==> flow/design.v <==
module Weight_buf (
input               clk,
input               rst,
input               i_weight_new,
input               i_weight_new_16,
input               i_weight_new_8,
input         [7:0] i_weight,
input               i_bias_new,
input         [7:0] i_bias,
output  logic [7:0] o_RC00, o_RC01, o_RC02, o_RC03, o_RC04,
output  logic [7:0] o_RC10, o_RC11, o_RC12, o_RC13, o_RC14,
output  logic [7:0] o_RC20, o_RC21, o_RC22, o_RC23, o_RC24,
output  logic [7:0] o_RC30, o_RC31, o_RC32, o_RC33, o_RC34,
output  logic [7:0] o_RC40, o_RC41, o_RC42, o_RC43, o_RC44,
output  logic [7:0] o_BIAS
);
logic   [7:0] buf0 [4:0];
logic   [7:0] buf1 [4:0];
logic   [7:0] buf2 [4:0];
logic   [7:0] buf3 [4:0];
logic   [7:0] buf4 [4:0];
logic   [7:0] bias_buf;
logic   [2:0] row_cnt;
logic   [2:0] col_cnt;
always_ff @(posedge clk or posedge rst) begin
  if (rst) begin
    for (int i = 0; i < 5; i++) buf0[i] <= 8'd0;
    for (int i = 0; i < 5; i++) buf1[i] <= 8'd0;
    for (int i = 0; i < 5; i++) buf2[i] <= 8'd0;
    for (int i = 0; i < 5; i++) buf3[i] <= 8'd0;
    for (int i = 0; i < 5; i++) buf4[i] <= 8'd0;
  end
  else begin
    if (i_weight_new) begin
      case (row_cnt)
        3'd0: buf0[col_cnt] <= i_weight;
        3'd1: buf1[col_cnt] <= i_weight;
        3'd2: buf2[col_cnt] <= i_weight;
        3'd3: buf3[col_cnt] <= i_weight;
        3'd4: buf4[col_cnt] <= i_weight;
        default:  begin
          buf0[col_cnt] <= 8'd0;
          buf1[col_cnt] <= 8'd0;
          buf2[col_cnt] <= 8'd0;
          buf3[col_cnt] <= 8'd0;
          buf4[col_cnt] <= 8'd0;
        end
      endcase
    end
    else if (i_weight_new_16) begin
      case (row_cnt)
        3'd0:   buf0[col_cnt] <= i_weight;
        3'd1:   buf1[col_cnt] <= i_weight;
        3'd2:   buf2[col_cnt] <= i_weight;
        3'd3:   buf3[col_cnt] <= i_weight;
        default: begin
          buf0[col_cnt] <= 8'd0;
          buf1[col_cnt] <= 8'd0;
          buf2[col_cnt] <= 8'd0;
          buf3[col_cnt] <= 8'd0;
          buf4[col_cnt] <= 8'd0;
        end
      endcase
      buf0[4] <= 8'd0;
      buf1[4] <= 8'd0;
      buf2[4] <= 8'd0;
      buf3[4] <= 8'd0;
      buf4[4] <= 8'd0;
    end
    else if (i_weight_new_8) begin
      case (row_cnt)
        3'd0:   buf0[col_cnt] <= i_weight;
        3'd1:   buf1[col_cnt] <= i_weight;
        3'd2:   buf2[col_cnt] <= i_weight;
        3'd3:   buf3[col_cnt] <= i_weight;
        default: begin
          buf0[col_cnt] <= 8'd0;
          buf1[col_cnt] <= 8'd0;
          buf2[col_cnt] <= 8'd0;
          buf3[col_cnt] <= 8'd0;
          buf4[col_cnt] <= 8'd0;
        end
      endcase
      for (int i = 2; i < 5; i = i + 1) begin
        buf0[i] <= 8'd0;
        buf1[i] <= 8'd0;
        buf2[i] <= 8'd0;
        buf3[i] <= 8'd0;
        buf4[i] <= 8'd0;
      end
    end
  end
end
always_ff @(posedge clk or posedge rst) begin
  if      (rst) bias_buf  <= 8'd0;
  else if (i_bias_new)  bias_buf  <= i_bias;
end
always_ff @(posedge clk or posedge rst) begin
  if      (rst) row_cnt <= 3'd0;
  else if (i_weight_new && (row_cnt == 3'd4)) row_cnt <= 3'd0;
  else if (i_weight_new_16 && (row_cnt == 3'd3))  row_cnt <= 3'd0;
  else if (i_weight_new_8  && (row_cnt == 3'd3))  row_cnt <= 3'd0;
  else if (i_weight_new || i_weight_new_16 || i_weight_new_8) row_cnt <= row_cnt + 3'd1;
end
always_ff @(posedge clk or posedge rst) begin
  if      (rst) col_cnt <= 3'd0;
  else if (i_weight_new && (col_cnt == 3'd4) && (row_cnt == 3'd4))  col_cnt <= 3'd0;
  else if (i_weight_new_16 && (col_cnt == 3'd3) && (row_cnt == 3'd3)) col_cnt <= 3'd0;
  else if (i_weight_new_8  && (col_cnt == 3'd1) && (row_cnt == 3'd3)) col_cnt <= 3'd0;
  else if (i_weight_new && (row_cnt == 3'd4)) col_cnt <= col_cnt + 3'd1;
  else if (i_weight_new_16 && (row_cnt == 3'd3))  col_cnt <= col_cnt + 3'd1;
  else if (i_weight_new_8  && (row_cnt == 3'd3))  col_cnt <= col_cnt + 3'd1;
end
assign  o_RC00  = buf0[0];
assign  o_RC01  = buf1[0];
assign  o_RC02  = buf2[0];
assign  o_RC03  = buf3[0];
assign  o_RC04  = buf4[0];
assign  o_RC10  = buf0[1];
assign  o_RC11  = buf1[1];
assign  o_RC12  = buf2[1];
assign  o_RC13  = buf3[1];
assign  o_RC14  = buf4[1];
assign  o_RC20  = buf0[2];
assign  o_RC21  = buf1[2];
assign  o_RC22  = buf2[2];
assign  o_RC23  = buf3[2];
assign  o_RC24  = buf4[2];
assign  o_RC30  = buf0[3];
assign  o_RC31  = buf1[3];
assign  o_RC32  = buf2[3];
assign  o_RC33  = buf3[3];
assign  o_RC34  = buf4[3];
assign  o_RC40  = buf0[4];
assign  o_RC41  = buf1[4];
assign  o_RC42  = buf2[4];
assign  o_RC43  = buf3[4];
assign  o_RC44  = buf4[4];
assign  o_BIAS  = bias_buf;
endmodule
Tool chain data of Weight_buf. Tool output for the design above, in the order of the flow. Lines are those of the file above, counted from 1. The mark - stands for no value.

Design top: Weight_buf. Clock input: clk. Library: sky130hd. Timing corner: tt_025C_1v80.

Word-level counts. Source: Yosys, flattened and elaborated. Widths are those after wreduce. Registers that Yosys merges into a memory's read port (data or address) are not register bits. Print and check cells do not count. Equal cells are merged and count once.

The entry for register bits after elaboration reads 214. Output and inout bits: 208. The figure for elaborated cells is 249.

The entry for add/subtract/negate cells reads 2. The entry for equality and inequality tests reads 23. The figure for muxes and demuxes is 154. The entry for reduce/logical cells reads 42.

Operators with widths (number): 8-bit 2-to-1 mux (103); 8-bit parallel mux with 2-bit select (41); 3-bit AND reduction (11); 3-bit 2-to-1 mux (10); 3-bit != test with constant B (7); 4-bit OR reduction (5); 2-bit != test with constant B (6); 3-bit by 2-bit equality test with 1-bit output with constant B (4); 3-bit OR reduction (4); 1-bit logical AND (9); 2-bit AND reduction (4); 4-bit AND reduction (2); 3-bit by 1-bit adder with 3-bit output with constant B (2); 3-bit by 1-bit equality test with 1-bit output with constant B (2); 3-bit equality test with constant B (2); 3-bit zero test (2); 6-bit nonzero test (1); 4-bit nonzero test (1); 3-bit by 2-bit != test with 1-bit output with constant B (1); 3-bit nonzero test (1); 1-bit logical OR (2); 2-bit by 1-bit != test with 1-bit output with constant B (1).

Logic depth. Longest topological path by Yosys (ltp), each cell counted once; first at word level (registers and memories cut), then after technology mapping (sequential cells cut; the memories' decode and read muxes count).

Under depth after elaboration stands 8. The entry for ABC_AREA reads 0. The figure for gate-level depth with buffers is 8. Gate-level depth less buffers: 6.

Netlist. The flow's flattened synthesis, as Yosys stat reports it; memories are mapped. The netlist is that of the ABC_AREA named above (0 if unset); the other value can give another one. Totals and module areas in this step are rounded.

Cell types: sky130_fd_sc_hd__dfrtp_1 (number 214, total area 5.36E+03 µm²); sky130_fd_sc_hd__mux2_2 (number 79, total area 889.603 µm²); sky130_fd_sc_hd__a22o_1 (number 45, total area 394.128 µm²); sky130_fd_sc_hd__o2bb2ai_1 (number 35, total area 306.544 µm²); sky130_fd_sc_hd__nand2_1 (number 80, total area 300.288 µm²); sky130_fd_sc_hd__and2_1 (number 37, total area 231.472 µm²); sky130_fd_sc_hd__o31ai_1 (number 24, total area 180.173 µm²); sky130_fd_sc_hd__o21ai_0 (number 25, total area 125.12 µm²); sky130_fd_sc_hd__ha_1 (number 9, total area 112.608 µm²); sky130_fd_sc_hd__a32o_1 (number 9, total area 90.086 µm²); sky130_fd_sc_hd__nand3_1 (number 14, total area 70.067 µm²); sky130_fd_sc_hd__nor2b_1 (number 11, total area 68.816 µm²); sky130_fd_sc_hd__buf_2 (number 13, total area 65.062 µm²); sky130_fd_sc_hd__clkbuf_1 (number 16, total area 60.058 µm²); sky130_fd_sc_hd__nor2_1 (number 16, total area 60.058 µm²); sky130_fd_sc_hd__nand3_2 (number 5, total area 50.048 µm²); sky130_fd_sc_hd__inv_1 (number 9, total area 33.782 µm²); sky130_fd_sc_hd__nand2b_1 (number 5, total area 31.28 µm²).

Other cell types: 26; their cells: 54.

For standard cells after synthesis the number is 700. The entry for synthesis area reads 0.0088 mm². The entry for mapped flip-flops reads 214. Under buffer cells stands 37.

Timing after synthesis. Path of least setup slack by OpenSTA after synthesis, without wires, with an ideal clock, recovery checks aside; 20% of the period is set as input and as output delay. Where synthesis merged equal registers, the netlist keeps one of their names.

Path kind: reg-to-reg. From: register row_cnt[0]. To: register buf0[0][0]. Period: 2.23 ns. Under setup time stands 0.125 ns. The entry for arrival time reads 1.923 ns. The figure for data required time is 2.105 ns. The entry for path slack reads 0.182 ns. The figure for path delay is 2.048 ns. The figure for stages on the path is 7. The entry for path buffers reads 0. The entry for synthesis period reached reads 2.048 ns.

"path delay" is the arrival time less input delay plus setup time. "stages on the path" counts driving pins, that of a launching flip-flop among them; a cell with two outputs on the path counts twice. "synthesis period reached" is the clock period less the worst setup slack; recovery checks do not enter. This is arithmetic on one report: input and output delays are still those of the set period (20% each). Between the ends stands the longest chain of elaborated cells between them, by number of cells; it is not shown to be the way that was timed. Of several equally long chains one is given. Each line given opens the expression or statement behind the cell; cells for indexed reads and writes are added by Yosys, which also makes memories of some case tables. At most two assigning lines are given for a register; there are more.

Path through: sky130_fd_sc_hd__dfrtp_1 sky130_fd_sc_hd__inv_1 sky130_fd_sc_hd__ha_1 sky130_fd_sc_hd__nor4_1 sky130_fd_sc_hd__a21oi_1 sky130_fd_sc_hd__nor2_2 sky130_fd_sc_hd__mux2_2. Cells in the longest elaborated chain: 6. Under elaborated cells between the ends (all ways) stands 14. Those cells by class: eq/ne: 5; mux: 5; reduce/logical: 4.

RTL lines, path after synthesis: from (decl) (line 23) `logic   [2:0] row_cnt;`; from (assign) (line 99) `if      (rst) row_cnt <= 3'd0;`; from (assign) (line 103) `else if (i_weight_new || i_weight_new_16 || i_weight_new_8) row_cnt <= row_cnt + 3'd1;`; 3-bit by 2-bit equality test with 1-bit output (line 71) `case (row_cnt)`; 3-bit OR reduction; 8-bit parallel mux with 2-bit select (line 71); 8-bit 2-to-1 mux (line 70) `else if (i_weight_new_8) begin`; 8-bit 2-to-1 mux (line 50) `else if (i_weight_new_16) begin`; 8-bit 2-to-1 mux (line 34) `if (i_weight_new) begin`; to (assign) (line 36) `3'd0: buf0[col_cnt] <= i_weight;`; to (assign) (line 52) `3'd0:   buf0[col_cnt] <= i_weight;`; to (decl) (line 17) `logic   [7:0] buf0 [4:0];`.

Worst path after layout. Path of least setup slack in the final report of stored run 1 (OpenROAD, finished layout, wires in). Where an end is a register, its clock arrival counts in the times.

Path kind: reg-to-reg. From: register row_cnt[0]. To: register buf0[1][0]. Period: 3.24 ns. Under setup time stands 0.11 ns. The entry for arrival time reads 3.00 ns. The figure for data required time is 3.63 ns. The entry for path slack reads 0.63 ns. The figure for stages on the path is 7. The entry for path buffers reads 0.

Between the ends stands the longest chain of elaborated cells between them, by number of cells; it is not shown to be the way that was timed. Of several equally long chains one is given. At most two assigning lines are given for a register; there are more.

Path through: sky130_fd_sc_hd__dfrtp_1 sky130_fd_sc_hd__inv_1 sky130_fd_sc_hd__ha_1 sky130_fd_sc_hd__nor4_1 sky130_fd_sc_hd__a21oi_1 sky130_fd_sc_hd__nor2_2 sky130_fd_sc_hd__mux2_2. Cells in the longest elaborated chain: 6. Under elaborated cells between the ends (all ways) stands 14. Those cells by class: eq/ne: 5; mux: 5; reduce/logical: 4.

RTL lines, path after layout: from (decl) (line 23) `logic   [2:0] row_cnt;`; from (assign) (line 99) `if      (rst) row_cnt <= 3'd0;`; from (assign) (line 103) `else if (i_weight_new || i_weight_new_16 || i_weight_new_8) row_cnt <= row_cnt + 3'd1;`; 3-bit by 2-bit equality test with 1-bit output (line 71) `case (row_cnt)`; 3-bit OR reduction; 8-bit parallel mux with 2-bit select (line 71); 8-bit 2-to-1 mux (line 70) `else if (i_weight_new_8) begin`; 8-bit 2-to-1 mux (line 50) `else if (i_weight_new_16) begin`; 8-bit 2-to-1 mux (line 34) `if (i_weight_new) begin`; to (assign) (line 36) `3'd0: buf0[col_cnt] <= i_weight;`; to (assign) (line 52) `3'd0:   buf0[col_cnt] <= i_weight;`; to (decl) (line 17) `logic   [7:0] buf0 [4:0];`.

Measured results for Weight_buf: 2 stored runs of the Yosys and OpenROAD flow on sky130hd. The settings differ; the order carries no meaning. The constraints put input and output delay at 20% of the set period each and load the outputs with 0.01 pF. "clock period achieved" = clock period - worst setup slack. The figure is calculated, with input and output delays left at 20% of the set period. "time of the worst setup path" is the time allowed to the run's worst setup path (the clock period less input and output delay, where it has them) less its slack. Clock arrival times count: a late capture clock shortens it, a late launch clock lengthens it. "total power of the final layout" rests on the timing tool's default activity at the inputs, not on a simulated workload. Measured values are rounded.

Stored run 1 has these settings: period_ns 3.24; CORE_UTILIZATION 40; PLACE_DENSITY_LB_ADDON 0.08; CELL_PAD_IN_SITES_GLOBAL_PLACEMENT 0; TNS_END_PERCENT 95; ABC_AREA 0; CTS_CLUSTER_DIAMETER 221; SLEW_MARGIN 10; MIN_ROUTING_LAYER met1; MAX_ROUTING_LAYER met5; CAP_MARGIN 20; CORE_MARGIN 2. For the chip area after synthesis (Yosys) the run shows 0.0088 mm². The full die area comes to 0.023 mm². The standard-cell area of the final layout stands at 0.012 mm². The measured post-layout utilization is 56%. The lowest setup slack comes to 0.63 ns. The total negative slack reads 0.000 ns. For the total power of the final layout the run shows 11000 uW. The clock period achieved reads 2.610 ns. For the time of the worst setup path the run shows 2.61 ns. Kind of the worst setup path: reg-to-reg.

Stored run 2 has these settings: period_ns 3.11; CORE_UTILIZATION 50; SETUP_SLACK_MARGIN 0.56; PLACE_DENSITY_LB_ADDON 0.1; CORE_MARGIN 8; GPL_TIMING_DRIVEN 0; MAX_ROUTING_LAYER met5; CAP_MARGIN 20; SLEW_MARGIN 20. For the chip area after synthesis (Yosys) the run shows 0.0088 mm². The full die area comes to 0.022 mm². The standard-cell area of the final layout stands at 0.012 mm². The measured post-layout utilization is 71%. The lowest setup slack comes to 0.56 ns. The total negative slack reads 0.000 ns. For the total power of the final layout the run shows 11000 uW. The clock period achieved reads 2.545 ns. For the time of the worst setup path the run shows 2.55 ns. Kind of the worst setup path: reg-to-reg.
